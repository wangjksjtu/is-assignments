==> flow/design.v <==
module counter8b_updown(output reg [7:0] count,
                        input clk,
                        input reset,
                        input dir);
  always @(posedge clk or negedge reset) begin
    if (~reset) begin
      count = 0;
    end  
    else begin
      if (dir == 1) count = count + 1;
      else count = count - 1;  
    end
  end
endmodule
* Step by step through the tools: counter8b_updown
Tool output for the design above, in the order of the flow. Line numbers count from 1 in the design file above. Operators carry their Yosys type and port widths (W data, S select, Z words). Not given: -
Set-up: design top counter8b_updown, clock input clk, library sky130hd, corner tt_025C_1v80

* After elaboration
Yosys after proc, flatten, opt, wreduce and memory -nomap, before mapping. Enables and synchronous resets that opt folds into registers are not counted as muxes. Memory bits, and registers merged into a memory's read port (data or address), are not among the register bits. Print and check cells are not counted. Equal cells are merged and count once.
Word-level totals: elaborated cells 4, flip-flop bits (word level) 8
Operators by class: muxes and demuxes 1, $add $sub $neg 2
Operator list (number):
- $add A8 B1 Y8 const B | 1
- $sub A8 B1 Y8 const B | 1
- $mux W8 | 1

* Longest topological paths
Depth = most cells in a row (Yosys ltp): at word level without a register or memory, in the mapped netlist without a sequential cell, where the memories' decode and read muxes count.
Depth: depth in word-level cells 2, ABC_AREA 0, depth in mapped cells 6, depth with buffers taken out 6

* Synthesis result
The flow's flattened synthesis, as Yosys stat reports it; memories are mapped. The netlist is that of the ABC_AREA named above (0 if unset); the other value can give another one.
Cell types:
- sky130_fd_sc_hd__dfrtp_1 | number 8, area in all 200.192 sq um
- sky130_fd_sc_hd__ha_1 | number 6, area in all 75.072 sq um
- sky130_fd_sc_hd__xnor2_1 | number 5, area in all 43.792 sq um
- sky130_fd_sc_hd__a21oi_1 | number 5, area in all 25.024 sq um
- sky130_fd_sc_hd__fa_1 | number 1, area in all 20.019 sq um
- sky130_fd_sc_hd__a41oi_2 | number 1, area in all 16.266 sq um
- sky130_fd_sc_hd__a211oi_2 | number 1, area in all 12.512 sq um
- sky130_fd_sc_hd__inv_1 | number 3, area in all 11.261 sq um
- sky130_fd_sc_hd__nand2_1 | number 3, area in all 11.261 sq um
- sky130_fd_sc_hd__nor2_1 | number 3, area in all 11.261 sq um
- sky130_fd_sc_hd__o21ai_0 | number 2, area in all 10.01 sq um
- sky130_fd_sc_hd__xor2_1 | number 1, area in all 8.758 sq um
- sky130_fd_sc_hd__a211oi_1 | number 1, area in all 7.507 sq um
- sky130_fd_sc_hd__a21o_1 | number 1, area in all 7.507 sq um
- sky130_fd_sc_hd__o211ai_1 | number 1, area in all 7.507 sq um
- sky130_fd_sc_hd__o21bai_1 | number 1, area in all 7.507 sq um
- sky130_fd_sc_hd__nor2b_1 | number 1, area in all 6.256 sq um
Synthesis totals: mapped area 481.7 sq um, mapped cells 44, flip-flops 8, sequential area 200.2 sq um

* Worst setup path after synthesis
Source: OpenSTA report_checks on the synthesized netlist (no wires, ideal clock, input and output delay 20% of the period each), path of least setup slack; recovery checks are left aside. Register names are those of the netlist, which keeps one name where synthesis merged equal registers.
Timing path after synthesis: path kind flip-flop to flip-flop, start register count[0], end register count[6], path slack 339 ps, period 1910 ps, data arrival time 1491 ps, path delay 1571 ps, driving pins on the path 6, library setup time 80 ps, time at the first pin 0 ps, path buffers 0, period reached after synthesis 1571 ps
"path delay" is the arrival time less input delay plus setup time. "driving pins on the path" counts driving pins, that of a launching flip-flop among them; a cell with two outputs on the path counts twice. "period reached after synthesis" = period - worst setup slack (recovery checks aside). The figure is calculated, with input and output delays left at 20% of the set period. Between the ends stands the longest chain of elaborated cells between them, by number of cells; it is not shown to be the way that was timed. Of several equally long chains one is given. Each line given opens the expression or statement behind the cell; cells for indexed reads and writes are added by Yosys, which also makes memories of some case tables. A register here has more assigning lines than the two given.
On the way, after synthesis: cells stage by stage sky130_fd_sc_hd__dfrtp_1 > sky130_fd_sc_hd__fa_1 > sky130_fd_sc_hd__a21oi_1 > sky130_fd_sc_hd__o211ai_1 > sky130_fd_sc_hd__a21oi_1 > sky130_fd_sc_hd__xnor2_1, length of the longest elaborated chain 2, elaborated cells between the ends (all ways) 3, source lines of those cells 2, classes of those cells add/sub (2); mux (1)
RTL lines, path after synthesis:
- start, declared | line 1 | module counter8b_updown(output reg [7:0] count,
- start, assigned | line 10 | if (dir == 1) count = count + 1;
- start, assigned | line 11 | else count = count - 1;
- $sub A8 B1 Y8 | line 11
- $mux W8 | line 10
- end, assigned | line 10
- end, assigned | line 11
- end, declared | line 1

* Worst path after layout
Path of least setup slack in the final report of record 2 (OpenROAD, finished layout, wires in). Where an end is a register, its clock arrival counts in the times. The path's times are printed in steps of 10 ps; the period is the one set.
Timing path post-layout: path kind flip-flop to flip-flop, start register count[1], end register count[6], period 1020 ps, driving pins on the path 6, library setup time 80 ps, path slack -470 ps, data arrival time 1680 ps, time at the first pin 270 ps, path buffers 0
Between the ends stands the longest chain of elaborated cells between them, by number of cells; it is not shown to be the way that was timed. Of several equally long chains one is given. A register here has more assigning lines than the two given.
On the way, post-layout: cells stage by stage sky130_fd_sc_hd__dfrtp_2 > sky130_fd_sc_hd__fa_2 > sky130_fd_sc_hd__a21oi_2 > sky130_fd_sc_hd__o211ai_1 > sky130_fd_sc_hd__a21oi_1 > sky130_fd_sc_hd__xnor2_1, length of the longest elaborated chain 2, elaborated cells between the ends (all ways) 3, source lines of those cells 2, classes of those cells add/sub (2); mux (1)
RTL lines, path post-layout:
- start, declared | line 1 | module counter8b_updown(output reg [7:0] count,
- start, assigned | line 10 | if (dir == 1) count = count + 1;
- start, assigned | line 11 | else count = count - 1;
- $sub A8 B1 Y8 | line 11
- $mux W8 | line 10
- end, assigned | line 10
- end, assigned | line 11
- end, declared | line 1

Appendix: measured runs

Top module counter8b_updown; platform sky130hd; tools Yosys and OpenROAD; 2 stored runs in no particular order. Input and output delays are each 20% of the period that was set; the output load is 0.01 pF.
By "clock period achieved" is meant the clock period of the run minus its worst setup slack. This is arithmetic on one report: input and output delays are still those of the set period (20% each).
By "critical path time" is meant the share of the clock period that the worst setup path is allowed (20% is reserved at inputs, 20% at outputs), minus its slack. Clock arrival times at its registers enter into it.
"power": no workload was simulated; the value follows from the tool's default switching activity.
"critical path time" is given in steps of 10 ps.

* Record 1 | settings: period_ns 2.24; CORE_UTILIZATION 34; SETUP_SLACK_MARGIN 0.11; PLACE_DENSITY_LB_ADDON 0.18; CORE_ASPECT_RATIO 0.6; CELL_PAD_IN_SITES_DETAIL_PLACEMENT 0; ABC_AREA 0; GPL_TIMING_DRIVEN 0; GPL_ROUTABILITY_DRIVEN 1; CTS_CLUSTER_DIAMETER 154; CAP_MARGIN 0; MAX_ROUTING_LAYER met4; CORE_MARGIN 2; SLEW_MARGIN 20 | did not finish, floorplanning stopped with PDN-0185
* Record 2 | settings: period_ns 1.02; CORE_UTILIZATION 36; SETUP_SLACK_MARGIN 0.06; PLACE_DENSITY_LB_ADDON 0.06; HOLD_SLACK_MARGIN 0.15; CORE_MARGIN 9; CELL_PAD_IN_SITES_GLOBAL_PLACEMENT 2; GPL_TIMING_DRIVEN 1; SLEW_MARGIN 20; MIN_ROUTING_LAYER met2; CAP_MARGIN 20 | results: die outline area 2,979.0 sq um; clock period achieved 1,489 ps; summed negative setup slack -3,175 ps; power 3,174 uW; setup slack of the worst path -469 ps; utilization of the finished layout 78.0%; critical path time 1,490 ps; type of the worst setup path flip-flop to flip-flop; standard-cell area after layout 924.6 sq um; Yosys chip area after synthesis 481.7 sq um
