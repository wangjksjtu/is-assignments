==> flow/design.v <==
module LFSR(output reg [1:26] q,
            input clk,
            input rst_n,
            input load,
            input [1:26] din);
  reg out;
  always @(posedge clk) begin
    if (~rst_n)
      q <= 26'b0;
    else begin
      if (load)
        q <= (!din) ? din : 26'b1;
      else begin
        if (q == 26'b0)
          q <= 26'b1;
        else begin
          q[10:26] <= q[9:25];
          q[9] <= q[8] ^ q[26];
          q[8] <= q[7] ^ q[26];
          q[3:7] <= q[2:6]; 
          q[2] <= q[1] ^ q[26];
          q[1] <= q[26];
        end
      end
    end
  end
endmodule
# == Reports on LFSR ==
# What the tools print for LFSR, step after step.
# Lines are those of the file above, counted from 1.
# Library cell names are shortened.
# Not given: -
# inputs
top,LFSR
clock,clk
lib,sky130hd
corner,tt_025C_1v80

# == Elaborated design ==
# Yosys after proc, flatten, opt, wreduce and memory -nomap, before mapping. Enables and synchronous resets that opt folds into registers are not counted as muxes. Memory bits, and registers merged into a memory's read port (data or address), are not among the register bits. Print and check cells are not counted. Equal cells are merged and count once.
# word_totals
reg_bits,26
elab_cells,19
# op_classes
mux,13
bitwise,3
n_reduce_logical,2
# ops
operator,count
26-bit zero test,2
17-bit 2-to-1 mux,2
26-bit 2-to-1 mux,1
5-bit 2-to-1 mux,2
1-bit 2-to-1 mux,8
1-bit XOR,3

# == Longest topological paths ==
# Longest topological path by Yosys (ltp), each cell counted once; first at word level (registers and memories cut), then after technology mapping (sequential cells cut; the memories' decode and read muxes count).
# depth
ltp_word,3
abc_area,0
depth_mapped,5
depth_no_buf,4

# == After synthesis ==
# Source: synth_stat.txt of the flow (Yosys; design flattened, memories mapped). It holds for the ABC_AREA given above (unset counts as 0); a run with the other value may have another netlist.
# mapped
cells,79
area_um2,888.4
seqArea_um2,520.5
flip_flops,26
buf_cells,2
# types
cell,count
dfxtp_1,26
and2_4,10
and2_1,11
nor4_1,11
xnor2_1,3
buf_6,2
nor2_1,5
nand4_1,2
nor3_1,2
o21ba_2,1
o311a_1,1
and4_1,1
nor4b_1,1
nand2b_1,1
nand3_1,1
inv_1,1

# == Worst setup path after synthesis ==
# OpenSTA on the mapped netlist: ideal clock, no wires. The path of least setup slack (recovery checks aside). Input and output delay are each 20% of the period. Register names are those of the netlist, which keeps one name where synthesis merged equal registers.
# synth_path
path_type,reg-to-reg
from,register q[26]
to,register q[10]
clock_period_ps,1440
setup_ps,113
launch_ps,0
arrival_time_ps,1300
required_time_ps,1327
path_slack_ps,27
path_delay_ps,1413
path_stages,6
synth_period_reached_ps,1413
# "path_delay_ps" is the arrival time less input delay plus setup time.
# "path_stages" counts driving pins, that of a launching flip-flop among them; a cell with two outputs on the path counts twice.
# "synth_period_reached_ps" = period - worst setup slack (recovery checks aside). The figure is calculated, with input and output delays left at 20% of the set period.
# Between the ends stands the longest chain of elaborated cells between them, by number of cells; it is not shown to be the way that was timed. Of several equally long chains one is given.
# Each line given opens the expression or statement behind the cell; cells for indexed reads and writes are added by Yosys, which also makes memories of some case tables.
# A register here has more assigning lines than the two given.
# synth_via
cell_sequence,dfxtp_1 -> nor4_1 -> nand4_1 -> o21ba_2 -> buf_6 -> and2_4
elab_chain_cells,3
cone_cells,3
lines_between,2
# synth_lines
element,line,source
"start, declared",1,"module LFSR(output reg [1:26] q,"
"start, assigned",12,q <= (!din) ? din : 26'b1;
"start, assigned",17,q[10:26] <= q[9:25];
26-bit zero test,14,if (q == 26'b0)
17-bit 2-to-1 mux,14,
17-bit 2-to-1 mux,11,if (load)
"end, assigned",12,
"end, assigned",17,
"end, declared",1,

# == Timing after layout ==
# From the final timing report of run 2: the path of least setup slack in the routed layout; clock arrival at registers is part of the times.
# The path's times are printed in steps of 10 ps; the period is the one set.
# layout_path
path_type,reg-to-reg
from,register q[9]
to,register q[23]
clock_period_ps,1440
setup_ps,100
launch_ps,260
arrival_time_ps,1630
required_time_ps,1600
path_slack_ps,-30
path_stages,6
# Between the ends stands the longest chain of elaborated cells between them, by number of cells; it is not shown to be the way that was timed. Of several equally long chains one is given.
# A register here has more assigning lines than the two given.
# layout_via
cell_sequence,dfxtp_1 -> nor4_1 -> nand3_1 -> o21ba_4 -> buf_6 -> and2_1
elab_chain_cells,3
cone_cells,3
lines_between,2
# layout_lines
element,line,source
"start, declared",1,"module LFSR(output reg [1:26] q,"
"start, assigned",12,q <= (!din) ? din : 26'b1;
"start, assigned",18,q[9] <= q[8] ^ q[26];
26-bit zero test,14,if (q == 26'b0)
17-bit 2-to-1 mux,14,
17-bit 2-to-1 mux,11,if (load)
"end, assigned",12,
"end, assigned",17,q[10:26] <= q[9:25];
"end, declared",1,

Flow measurements of LFSR on sky130hd: 2 stored runs with different settings, listed in no order. Input and output delays are each 20% of the period that was set; the output load is 0.01 pF.
"achieved_period_ps" means the clock period less the worst setup slack. The figure is calculated, with input and output delays left at 20% of the set period.
By "critical_path_time_ps" is meant the share of the clock period that the worst setup path is allowed (20% is reserved at inputs, 20% at outputs), minus its slack. Clock arrival times at its registers enter into it.
By "power_total_mw" is meant OpenSTA's value without simulated activity: inputs other than the clock are taken to toggle once in ten clock periods, and the tool carries that through the logic.
"critical_path_time_ps" is given in steps of 10 ps.

Run 1, flow files:
==> flow/run.sh <==
#!/bin/bash
# the make line also repeats the synthesis and layout settings of config.mk as NAME=value (left out here)
make -C /OpenROAD-flow-scripts/flow DESIGN_CONFIG=/design/flow/config.mk WORK_HOME=/design/flow/orfs CLKGATE_MAP_FILE= finish
==> flow/config.mk <==
export PLATFORM = sky130hd
export DESIGN_NAME = LFSR
export DESIGN_NICKNAME = LFSR
export VERILOG_FILES = /design/flow/design.v
export SDC_FILE = /design/flow/constraint.sdc
export NUM_CORES = 4
export LEC_CHECK = 0
export CAP_MARGIN = 20
export CELL_PAD_IN_SITES_DETAIL_PLACEMENT = 2
export CORE_ASPECT_RATIO = 1.9
export CORE_MARGIN = 6
export CORE_UTILIZATION = 26
export MIN_ROUTING_LAYER = met2
export PLACE_DENSITY_LB_ADDON = 0.27
export SETUP_SLACK_MARGIN = 0.08
export SLEW_MARGIN = 20
==> flow/constraint.sdc <==
create_clock -name core_clock -period 1.24 [get_ports {clk}]
set_input_delay 0.2480 -clock core_clock [delete_from_list [all_inputs] [get_ports {clk}]]
set_output_delay 0.2480 -clock core_clock [all_outputs]
set_load 0.01 [all_outputs]

Run 1: did not finish, routing stopped with DPL-0033

Run 2, flow files:
==> flow/run.sh <==
#!/bin/bash
# the make line also repeats the synthesis and layout settings of config.mk as NAME=value (left out here)
make -C /OpenROAD-flow-scripts/flow DESIGN_CONFIG=/design/flow/config.mk WORK_HOME=/design/flow/orfs CLKGATE_MAP_FILE= finish
==> flow/config.mk <==
export PLATFORM = sky130hd
export DESIGN_NAME = LFSR
export DESIGN_NICKNAME = LFSR
export VERILOG_FILES = /design/flow/design.v
export SDC_FILE = /design/flow/constraint.sdc
export NUM_CORES = 4
export LEC_CHECK = 0
export CAP_MARGIN = 20
export CORE_MARGIN = 9
export CORE_UTILIZATION = 21
export GPL_TIMING_DRIVEN = 0
export MIN_ROUTING_LAYER = met2
export PLACE_DENSITY_LB_ADDON = 0.04
export SLEW_MARGIN = 20
==> flow/constraint.sdc <==
create_clock -name core_clock -period 1.44 [get_ports {clk}]
set_input_delay 0.2880 -clock core_clock [delete_from_list [all_inputs] [get_ports {clk}]]
set_output_delay 0.2880 -clock core_clock [all_outputs]
set_load 0.01 [all_outputs]

==> results of run 2, as CSV <==
result,value
yosys_chip_area_um2,888.4
design_die_area_um2,6895.6
final_stdcell_area_um2,1589.0
fin_util_pct,39.4
worstSetupSlack_ps,-29
total_negative_slack_ps,-439
hold_worst_slack_ps,451
power_total_mw,1.369
achieved_period_ps,1469
critical_path_time_ps,1470
critical_path_kind,"reg-to-reg"
